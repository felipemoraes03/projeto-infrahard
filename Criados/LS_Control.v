==> flow/design.v <==
module LS_Control (input [31:0] b,
                  input [1:0] control,
                  input control2,
                  input [31:0] mdr,
                  input clock,
                  input reset,
                  output reg [31:0] out);
  always @(posedge clock)
    begin
      if(reset)
        out = 32'b0;
      else begin
        if (control2 == 1'b1) begin
          if(control == 2'b01) begin
            out =  {b[7:0], mdr[23:0]};  
          end    
          else if (control == 2'b10) begin
            out = {b[15:0] , mdr[15:0]};  
          end
          else if(control == 2'b11) begin
            out = b;  
          end
        end    
        else begin
          if(control == 2'b01) begin
            out =  {24'b0, mdr[7:0]};
          end
          else if (control == 2'b10) begin
            out = {16'b0, mdr[15:0]};
          end
          else if(control == 2'b11) begin
            out = mdr;
          end
        end
      end
    end
endmodule
# Reports on LS_Control
# What the tools print for LS_Control, step after step.
# Lines are those of the file above, counted from 1.
# Operators: Yosys type, input widths -> output width; for muxes data width and select width s.
# Library cell names are shortened.
# The mark -- stands for no value.
[design]
top_module = "LS_Control"
clk_port = "clock"
library = "sky130hd"
lib_corner = "tt_025C_1v80"

# Word-level counts
# Yosys after proc, flatten, opt, wreduce and memory -nomap, before mapping. Memory bits, and registers merged into a memory's read port (data or address), are not among the register bits. Print and check cells are not counted. Equal cells are merged and count once.
[classes]
reduce_logical = 1
n_eq = 3
mux = 7
[op_table]
columns = ["cell", "count"]
rows = [
  ["$mux 32", 7],
  ["$eq 2x2->1 const B", 2],
  ["$reduce_bool 3->1", 1],
  ["$eq 2x1->1 const B", 1],
]
[bits]
input_bits = 69
word_cells = 12
regBits = 32
out_inout_bits = 32

# Longest topological paths
# Yosys ltp: most cells in a row. Word level: on the elaborated netlist, between registers, memories and ports. Mapped: between sequential cells and ports; inverters and the memories' decode and read muxes count.
[logic_depth]
ltp_word = 5
ABC_AREA = 1
ltp_mapped = 9
ltp_nobuf = 9

# Netlist
# The flow's flattened synthesis, as Yosys stat reports it; memories are mapped. The netlist is that of the ABC_AREA named above (0 if unset); the other value can give another one.
[types]
columns = ["cell_type", "count", "area_total_um2"]
rows = [
  ["dfxtp_1", 32, 640.614],
  ["nand2_1", 95, 356.592],
  ["o21ai_0", 38, 190.182],
  ["a21oi_1", 37, 185.178],
  ["inv_1", 42, 157.651],
  ["nor2_1", 41, 153.898],
  ["nand3_1", 22, 110.106],
  ["nand3b_1", 8, 60.058],
  ["buf_2", 10, 50.048],
  ["nand2_2", 4, 25.024],
  ["buf_6", 2, 22.522],
  ["nand2_4", 2, 22.522],
  ["clkbuf_1", 4, 15.014],
  ["buf_4", 1, 7.507],
  ["inv_2", 2, 7.507],
  ["inv_4", 1, 6.256],
  ["nor2_2", 1, 6.256],
]
[synth_totals]
seqArea_um2 = 640.6
yosys_area_um2 = 2016.9
cells = 342
ffs = 32
buffers = 17

# Path before layout
# Source: OpenSTA report_checks on the synthesized netlist (no wires, ideal clock, input and output delay 20% of the period each), path of least setup slack; recovery checks are left aside. Register names are those of the netlist, which keeps one name where synthesis merged equal registers.
[synth_path]
path_type = "input -> register"
startpoint = "in control[1]"
endpoint = "reg out[17]"
clock_period_ns = 1.15
in_delay_ns = 0.230
path_delay_ns = 0.820
setup_slack_ns = 0.100
t_required_ns = 1.033
n_path_buf = 2
t_first_pin_ns = 0.230
t_arrival_ns = 0.933
setup_ns = 0.117
stages = 8
period_less_setup_slack_ns = 1.05
# "path_delay_ns" is the arrival time less input delay plus setup time.
# "stages": output pins that drive a net of the path, with the launching flip-flop's if there is one; two outputs of one cell count as two.
# "period_less_setup_slack_ns" is the clock period less the worst setup slack; recovery checks do not enter. This is arithmetic on one report: input and output delays are still those of the set period (20% each).
# Between the ends stands the longest chain of elaborated cells between them, by number of cells; it is not shown to be the way that was timed. Of several equally long chains one is given.
# A line is the first line of the expression or statement that the cell stems from. Yosys adds cells for indexed reads and writes and turns some case tables into memories.
# At most two assigning lines are given for a register; there are more.
[synth_via]
path_cell_list = "buf_2 -> nand2_4 -> buf_2 -> nand2_1 -> nand3_1 -> nand2_1 -> nor2_1 -> nor2_1"
elab_chain_len = 5
cone_cells = 11
classes_between = "eq/ne (3); mux (7); reduce/logical (1)"
[synth_rtl]
columns = ["item", "line", "rtl"]
rows = [
  ["start, declared", 2, "input [1:0] control,"],
  ["$eq 2x2->1", 31, "else if(control == 2'b11) begin"],
  ["$mux 32", 31, ""],
  ["$mux 32", 28, "else if (control == 2'b10) begin"],
  ["$mux 32", 25, "if(control == 2'b01) begin"],
  ["$mux 32", 13, "if (control2 == 1'b1) begin"],
  ["end, assigned", 15, "out =  {b[7:0], mdr[23:0]};"],
  ["end, assigned", 18, "out = {b[15:0] , mdr[15:0]};"],
  ["end, declared", 7, "output reg [31:0] out);"],
]

# Worst path after layout
# From the final timing report of run 1: the path of least setup slack in the routed layout; clock arrival at registers is part of the times.
[layout_path]
path_type = "register -> output"
startpoint = "reg out[16]"
endpoint = "out out[16]"
t_first_pin_ns = 0.28
setup_slack_ns = -0.12
t_required_ns = 0.62
n_path_buf = 1
clock_period_ns = 0.779
output_delay_ns = 0.16
t_arrival_ns = 0.74
stages = 2
# At most two assigning lines are given for a register; there are more.
[layout_via]
path_cell_list = "dfxtp_2 -> buf_6"
elab_chain_len = 0
cone_cells = 0
cone_lines = 0
[layout_rtl]
columns = ["item", "line", "rtl"]
rows = [
  ["start, declared", 7, "output reg [31:0] out);"],
  ["start, assigned", 15, "out =  {b[7:0], mdr[23:0]};"],
  ["start, assigned", 18, "out = {b[15:0] , mdr[15:0]};"],
  ["end, declared", 7, ""],
]

# Record of 2 stored runs of the RTL-to-layout flow on LS_Control, platform sky130hd. The runs are unordered. Constraints: input delay and output delay 20% of the set period each, output load 0.01 pF.
# "achieved_clock_period_ns" = clock period - worst setup slack. The figure is calculated, with input and output delays left at 20% of the set period.
# "critical_path_time_ns" is the time allowed to the run's worst setup path (the clock period less input and output delay, where it has them) less its slack. Clock arrival times count: a late capture clock shortens it, a late launch clock lengthens it.
# "totalPower_mw" is the tool's figure for a default switching activity; nothing was simulated.

[[run]]
name = "run 1"
[run.settings]
period_ns = 0.779
CORE_UTILIZATION = 22
SETUP_SLACK_MARGIN = 0.08
PLACE_DENSITY_LB_ADDON = 0.03
CORE_ASPECT_RATIO = 0.86
ABC_AREA = 1
GPL_TIMING_DRIVEN = 1
CTS_CLUSTER_DIAMETER = 221
MAX_ROUTING_LAYER = "met4"
CAP_MARGIN = 20
CORE_MARGIN = 2
SLEW_MARGIN = 20
[run.results]
die_um2 = 9952.3
achieved_clock_period_ns = 0.898
worst_setup_slack_ns = -0.119
critical_path_time_ns = 0.74
path_kind = "register -> output"
totalPower_mw = 5.675
setup_tns_ns = -3.685
fin_util_pct = 52.1
timing.hold.ws_ns = 0.282
final_stdcell_area_um2 = 4654.5
synthArea_um2 = 2016.9

[[run]]
name = "run 2"
[run.settings]
period_ns = 1.17
CORE_UTILIZATION = 68
CAP_MARGIN = 20
CORE_MARGIN = 2
SLEW_MARGIN = 20
[run.results]
outcome = "did not finish, placement stopped with GPL-0301"
