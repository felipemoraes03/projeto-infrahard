==> flow/design.v <==
module mult_div (
    input wire clk,
    input wire [1:0] mult_div_control,  
    input wire reset,
    input wire [31:0] a,
    input wire [31:0] b,
    output reg [31:0] high,
    output reg [31:0] low,
    output reg div_zero
);
    reg signed [63:0] Out;
    integer counter_mult;
    reg [31:0] Q1;
    reg Qres;
    reg mult_end;
    reg [31:0] aux_a;
    reg [31:0] aux_b;
    reg [31:0] comp_b;
    reg sign_a;
    reg sign_b;
    reg div_start;
    reg div_end;
    reg [31:0] aux_result;
    reg [31:0] aux_remainder;
    reg [32:0] aux_diff;
    integer counter_div;
    always @(posedge clk)
    begin
        if (mult_div_control == 2'b00 || mult_div_control == 2'b11)
        begin
          Qres = 1'd0;
          Out = 64'd0;
          Q1 = 32'd0;
          counter_mult = 0;
          mult_end = 0;
          sign_a = 1'b0;  
          sign_b = 1'b0;  
          div_start = 1'b0;
          div_zero = 1'b0;
          div_end = 1'b0;
          aux_result = 32'b0;
          aux_remainder = 32'b0;
          aux_diff = 33'b0;
          counter_div = 31;
          high = 32'b0;
          low = 32'b0;
        end
        else if (mult_div_control == 2'b01)  
        begin
            if (reset)
            begin
                Out = 64'd0;
                Q1 = 32'd0;
                Qres = 0;
                counter_mult = 0;
                mult_end = 0;
            end
            if (!mult_end) 
            begin
                case({a[counter_mult], Qres})
                    2'b01: Out[63:32] = Out[63:32] + b;
                    2'b10:
                    begin
                        Q1 = - b;
                        Out[63:32] = Out[63:32] + Q1;
                    end
                endcase
                Out = Out >>> 1;
                Qres = a[counter_mult];
                counter_mult = counter_mult + 1;
                if (counter_mult == 32)
                begin
                    if (b == 32'h8000_0000)								
                        begin
                        Out = - Out;
                    end
                    high = Out[63:32];
                    low = Out[31:0];
                    mult_end = 1;     
                end
            end
        end
      else if (mult_div_control == 2'b10)  
        begin
            if (reset)
            begin
                high = 32'b0;
                low = 32'b0;
                div_zero = 1'b0;
                div_start = 1'b0;
                div_end = 1'b1;
                sign_a = 1'b0;
                sign_b = 1'b0;
                aux_result = 32'b0;
                aux_remainder = 32'b0;
                aux_diff = 32'b0;
                counter_div = 0;
            end
            if (!div_end)
            begin
                if (!div_start)
                begin
                    if (b == 32'b0)
                    begin
                        div_zero = 1'b1;
                        div_end = 1'b1;
                    end
                    else
                    begin  
                        if (a[31])
                        begin
                            aux_a = (~a + 1'b1);
                            sign_a = 1'b1;
                        end
                        else
                        begin
                            aux_a = a; 
                        end
                        if (b[31])
                        begin
                            aux_b = (~b + 1'b1);
                            sign_b = 1'b1;
                        end
                        else
                        begin
                            aux_b = b; 
                        end
                    end
                    div_start = 1'b1;
                end
                if (div_start)
                begin
                    aux_remainder = aux_remainder << 1;  
                    aux_remainder[0] = aux_a[counter_div];
                    comp_b = (~aux_b + 1'b1);
                    aux_diff = aux_remainder + comp_b;  
                    if (aux_diff[32])  
                    begin
                        aux_remainder = aux_diff[31:0];
                    end
                    aux_result[counter_div] = aux_diff[32];  
                    counter_div = counter_div - 1;
                    if (counter_div == -1)
                    begin
                        if (sign_a ^ sign_b)
                        begin
                            high = (~aux_result + 1'b1);
                        end
                        else
                        begin
                            high = aux_result;
                        end
                        if (sign_a)
                        begin
                            low = (~aux_remainder + 1'b1);
                        end
                        else
                        begin
                            low = aux_remainder;
                        end
                        div_end = 1'b1;
                    end
                end
            end
        end
    end
endmodule
# Reports on mult_div
# Tool output for the design above, in the order of the flow.
# Lines are those of the file above, counted from 1.
# Operators carry their Yosys type and port widths (W data, S select, Z words).
# Library cell names are shortened.
inputs:
  design: "mult_div"
  clk_port: "clk"
  cell_library: "sky130hd"
  pvt_corner: "tt_025C_1v80"

# After elaboration
# Counts by Yosys on the flattened word-level netlist (proc, flatten, opt, wreduce; memories kept). Register bits leave out memories and registers merged into their read ports (data or address). Print and check cells are left out. Cells with the same type and inputs are merged into one.
bits:
  romBits: 0
  n_memories: 0
  in_bits: 68
  elab_cells: 181
  clocked_rd_ports_x_width: 0
  mem_bits_rw: 0
  reg_bits: 326
  latchBits: 0
op_classes:
  shift: 4
  addsub: 13
  mul: 0
  reduce_and_logical: 7
  eq_ne: 10
  logic: 12
  n_div: 0
  mux: 119
  n_cmp: 0
ops:
  columns: ["op", "count"]
  rows:
  - ["$mux W32", 63]
  - ["$mux W64", 6]
  - ["$not A32 Y32", 6]
  - ["$add A32 B1 Y32 const B", 5]
  - ["$add A32 B32 Y32", 2]
  - ["$shiftx A32 B32 Y1", 2]
  - ["$neg A63 Y64", 1]
  - ["$pmux W32 S2", 1]
  - ["$mux W1", 49]
  - ["$shift A1 B33 Y32", 1]
  - ["$shift A1 B33 Y32 const A", 1]
  - ["$add A32 B32 Y33", 1]
  - ["$neg A32 Y33", 1]
  - ["$eq A32 B1 Y1 const B", 1]
  - ["$add A32 B2 Y32 const B", 1]
  - ["$sub A32 B2 Y32 const B", 1]
  - ["$eq A32 B32 Y1 const B", 1]
  - ["$and A32 B32 Y32", 1]
  - ["$or A32 B32 Y32", 1]
  - ["$eq A32 B7 Y1 const B", 1]
  - ["$neg A32 Y32", 1]
  - ["$logic_not A32 Y1", 1]
  - ["$eq A2 B2 Y1 const B", 3]
  - ["$eq A2 B1 Y1 const B", 2]
  - ["$reduce_and A4 Y1", 1]
  - ["$not A1 Y1", 3]
  - ["$reduce_and A3 Y1", 1]
  - ["$ne A2 B1 Y1 const B", 1]
# Other operator kinds: 6; their cells: 6.

# Longest topological paths
# Yosys ltp: most cells in a row. Word level: on the elaborated netlist, between registers, memories and ports. Mapped: between sequential cells and ports; inverters and the memories' decode and read muxes count.
logic_depth:
  depth_word: 26
  abc_area: 0
  depth_mapped: 43
  ltp_nobuf: 33

# Netlist
# The flow's flattened synthesis, as Yosys stat reports it; memories are mapped. The netlist is that of the ABC_AREA named above (0 if unset); the other value can give another one.
types:
  columns: ["cell_type", "count"]
  rows:
  - ["dfxtp_1", 261]
  - ["edfxtp_1", 64]
  - ["nor2_1", 471]
  - ["xnor2_1", 193]
  - ["a21oi_1", 292]
  - ["nand2_1", 390]
  - ["o21ai_0", 282]
  - ["ha_1", 76]
  - ["xor2_1", 98]
  - ["clkbuf_1", 223]
  - ["mux2i_1", 70]
  - ["nor3_1", 133]
  - ["nor2b_1", 97]
  - ["a211oi_1", 72]
  - ["a22oi_1", 61]
  - ["nand3_1", 83]
  - ["a221oi_1", 39]
  - ["inv_1", 89]
# Other cell types: 78; their cells: 875.
synth_totals:
  n_buf: 277
  seq_area_um2: 7146.9
  yosys_area_um2: 28319.7
  cell_count: 3869
  ffs: 325

# Path before layout
# Path of least setup slack by OpenSTA after synthesis, without wires, with an ideal clock, recovery checks aside; 20% of the period is set as input and as output delay. Where synthesis merged equal registers, the netlist keeps one of their names.
synth_path:
  path_kind: "input-to-reg"
  start: "in b[12]"
  end: "reg high[30]"
  driving_pins: 41
  clock_period_ns: 14.8
  arrival_time_ns: 12.195
  path_slack_ns: 2.472
  delay_ns: 9.369
  path_buffers: 15
  synth_period_reached_ns: 12.328
# "delay_ns" = arrival - input delay + setup time.
# "driving_pins" counts driving pins, that of a launching flip-flop among them; a cell with two outputs on the path counts twice.
# "synth_period_reached_ns" = period - worst setup slack (recovery checks aside). The figure is calculated, with input and output delays left at 20% of the set period.
# The rows between start and end are the longest chain of elaborated cells between them; the timing report does not say that the signal goes this way. Where chains are equally long, one stands for them.
# Each line given opens the expression or statement behind the cell; cells for indexed reads and writes are added by Yosys, which also makes memories of some case tables.
# At most two assigning lines are given for a register; there are more.
synth_via:
  path_cell_list: "clkbuf_1 or4_1 or3_4 or4_1 buf_2 o21ai_0 buf_2 buf_2 buf_2 buf_1 buf_1 clkbuf_1 nand2_1 a21boi_0 ha_1 o211ai_1 xor2_1 ha_1 (+5 left out) o21ai_1 buf_2 clkbuf_1 buf_2 clkbuf_1 clkbuf_1 clkbuf_1 o31a_1 ha_1 inv_1 a221oi_1 or4bb_1 nor3_1 buf_2 a41oi_1 xnor2_1 a221oi_1 a211oi_1"
  elab_chain_cells: 22
  cells_between: 55
  lines_between: 24
  cone_classes: "add/sub: 8; eq/ne: 1; shift: 2; mux: 38; logic: 5; reduce/logical: 1"
synth_lines:
  columns: ["element", "line_no", "source"]
  rows:
  - ["from (decl)", 6, "input wire [31:0] b,"]
  - ["$not A32 Y32", 121, "aux_b = (~b + 1'b1);"]
  - ["$add A32 B1 Y32", 121, null]
  - ["$mux W32", 119, "if (b[31])"]
  - ["$mux W32", 103, "if (b == 32'b0)"]
  - ["$mux W32", 101, "if (!div_start)"]
  - ["$mux W32", 99, "if (!div_end)"]
  - ["$mux W32", 83, "else if (mult_div_control == 2'b10)"]
  - ["(+8 left out)", null, null]
  - ["$add A32 B1 Y32", 147, "high = (~aux_result + 1'b1);"]
  - ["$mux W32", 145, "if (sign_a ^ sign_b)"]
  - ["$mux W32", 143, "if (counter_div == -1)"]
  - ["$mux W32", 131, "if (div_start)"]
  - ["$mux W32", 99, null]
  - ["$mux W32", 83, null]
  - ["$mux W32", 48, "else if (mult_div_control == 2'b01)"]
  - ["to (assign)", 77, "high = Out[63:32];"]
  - ["to (assign)", 147, null]
  - ["to (decl)", 7, "output reg [31:0] high,"]

# Path in the finished layout
# Path of least setup slack in the final report of flow run A (OpenROAD, finished layout, wires in). Where an end is a register, its clock arrival counts in the times.
layout_path:
  path_kind: "input-to-reg"
  start: "in b[13]"
  end: "reg high[19]"
  path_slack_ns: 4.77
  arrival_time_ns: 13.33
  clock_period_ns: 17.6
  path_buffers: 4
  driving_pins: 30
# The rows between start and end are the longest chain of elaborated cells between them; the timing report does not say that the signal goes this way. Where chains are equally long, one stands for them.
# At most two assigning lines are given for a register; there are more.
layout_via:
  path_cell_list: "clkdlybuf4s50_1 or4_1 or3_4 or4_1 o21a_2 buf_4 mux2i_2 inv_1 nor4_2 nand4b_1 nand2b_1 or3_1 nor2_2 and3_1 nand2_1 xnor2_1 ha_1 a21o_1 a211oi_1 o211ai_1 buf_4 o21a_1 buf_4 mux2i_1 nand4_1 nor2_1 a31oi_1 xor2_1 o2111ai_1 a21oi_1"
  elab_chain_cells: 22
  cells_between: 55
  lines_between: 24
  cone_classes: "add/sub: 8; eq/ne: 1; shift: 2; mux: 38; logic: 5; reduce/logical: 1"
layout_lines:
  columns: ["element", "line_no", "source"]
  rows:
  - ["from (decl)", 6, "input wire [31:0] b,"]
  - ["$not A32 Y32", 121, "aux_b = (~b + 1'b1);"]
  - ["$add A32 B1 Y32", 121, null]
  - ["$mux W32", 119, "if (b[31])"]
  - ["$mux W32", 103, "if (b == 32'b0)"]
  - ["$mux W32", 101, "if (!div_start)"]
  - ["$mux W32", 99, "if (!div_end)"]
  - ["$mux W32", 83, "else if (mult_div_control == 2'b10)"]
  - ["(+8 left out)", null, null]
  - ["$add A32 B1 Y32", 147, "high = (~aux_result + 1'b1);"]
  - ["$mux W32", 145, "if (sign_a ^ sign_b)"]
  - ["$mux W32", 143, "if (counter_div == -1)"]
  - ["$mux W32", 131, "if (div_start)"]
  - ["$mux W32", 99, null]
  - ["$mux W32", 83, null]
  - ["$mux W32", 48, "else if (mult_div_control == 2'b01)"]
  - ["to (assign)", 77, "high = Out[63:32];"]
  - ["to (assign)", 147, null]
  - ["to (decl)", 7, "output reg [31:0] high,"]

# Top module mult_div; platform sky130hd; tools Yosys and OpenROAD; 2 stored runs in no particular order. Input and output delays are each 20% of the period that was set; the output load is 0.01 pF.
# "achieved_period_ns" is the run's clock period less its worst setup slack. It is reckoned from that one timing run; input and output delays stay at 20% of the period that was set.
# "worstPathTime_ns": the worst setup path's part of the clock period (all of it between registers, 20% less for each end at a port) less its slack. A launch clock that arrives late makes it longer, a capture clock that arrives late makes it shorter.
# "totalPower_uw" is the tool's figure for a default switching activity; nothing was simulated.
runs:
  - name: "flow run A"
    settings:
      period_ns: 17.6
      CORE_UTILIZATION: 69
      SETUP_SLACK_MARGIN: 4.39
      PLACE_DENSITY_LB_ADDON: 0.22
      HOLD_SLACK_MARGIN: 0.23
      CAP_MARGIN: 20
      CORE_MARGIN: 2
      SLEW_MARGIN: 20
    results:
      final_setup_tns_ns: 0.000
      ws_hold_ns: 0.451
      timing.setup.ws_ns: 4.766
      finish.stdcell_area_um2: 31043.5
      worstPathTime_ns: 9.31
      critical_path_kind: "input-to-reg"
      layout_utilization_pct: 76.4
      yosys.chip_area_um2: 28319.7
      totalPower_uw: 2401
      achieved_period_ns: 12.834
      dieArea_um2: 42679.4
  - name: "flow run B"
    settings:
      period_ns: 12.0
      CORE_UTILIZATION: 44
      SETUP_SLACK_MARGIN: 2.25
      PLACE_DENSITY: 0.83
      CORE_ASPECT_RATIO: 1.05
      CORE_MARGIN: 7
      CELL_PAD_IN_SITES_GLOBAL_PLACEMENT: 0
      GPL_TIMING_DRIVEN: 0
      CTS_CLUSTER_SIZE: 85
      CTS_CLUSTER_DIAMETER: 236
      MIN_ROUTING_LAYER: "met1"
      MAX_ROUTING_LAYER: "met5"
      CAP_MARGIN: 20
      SLEW_MARGIN: 20
    results:
      final_setup_tns_ns: 0.000
      layout_utilization_pct: 54.6
      yosys.chip_area_um2: 28319.7
      ws_hold_ns: 0.465
      worstPathTime_ns: 8.12
      critical_path_kind: "input-to-reg"
      finish.stdcell_area_um2: 34849.7
      totalPower_uw: 3038
      achieved_period_ns: 10.517
      timing.setup.ws_ns: 1.483
      dieArea_um2: 71665.1
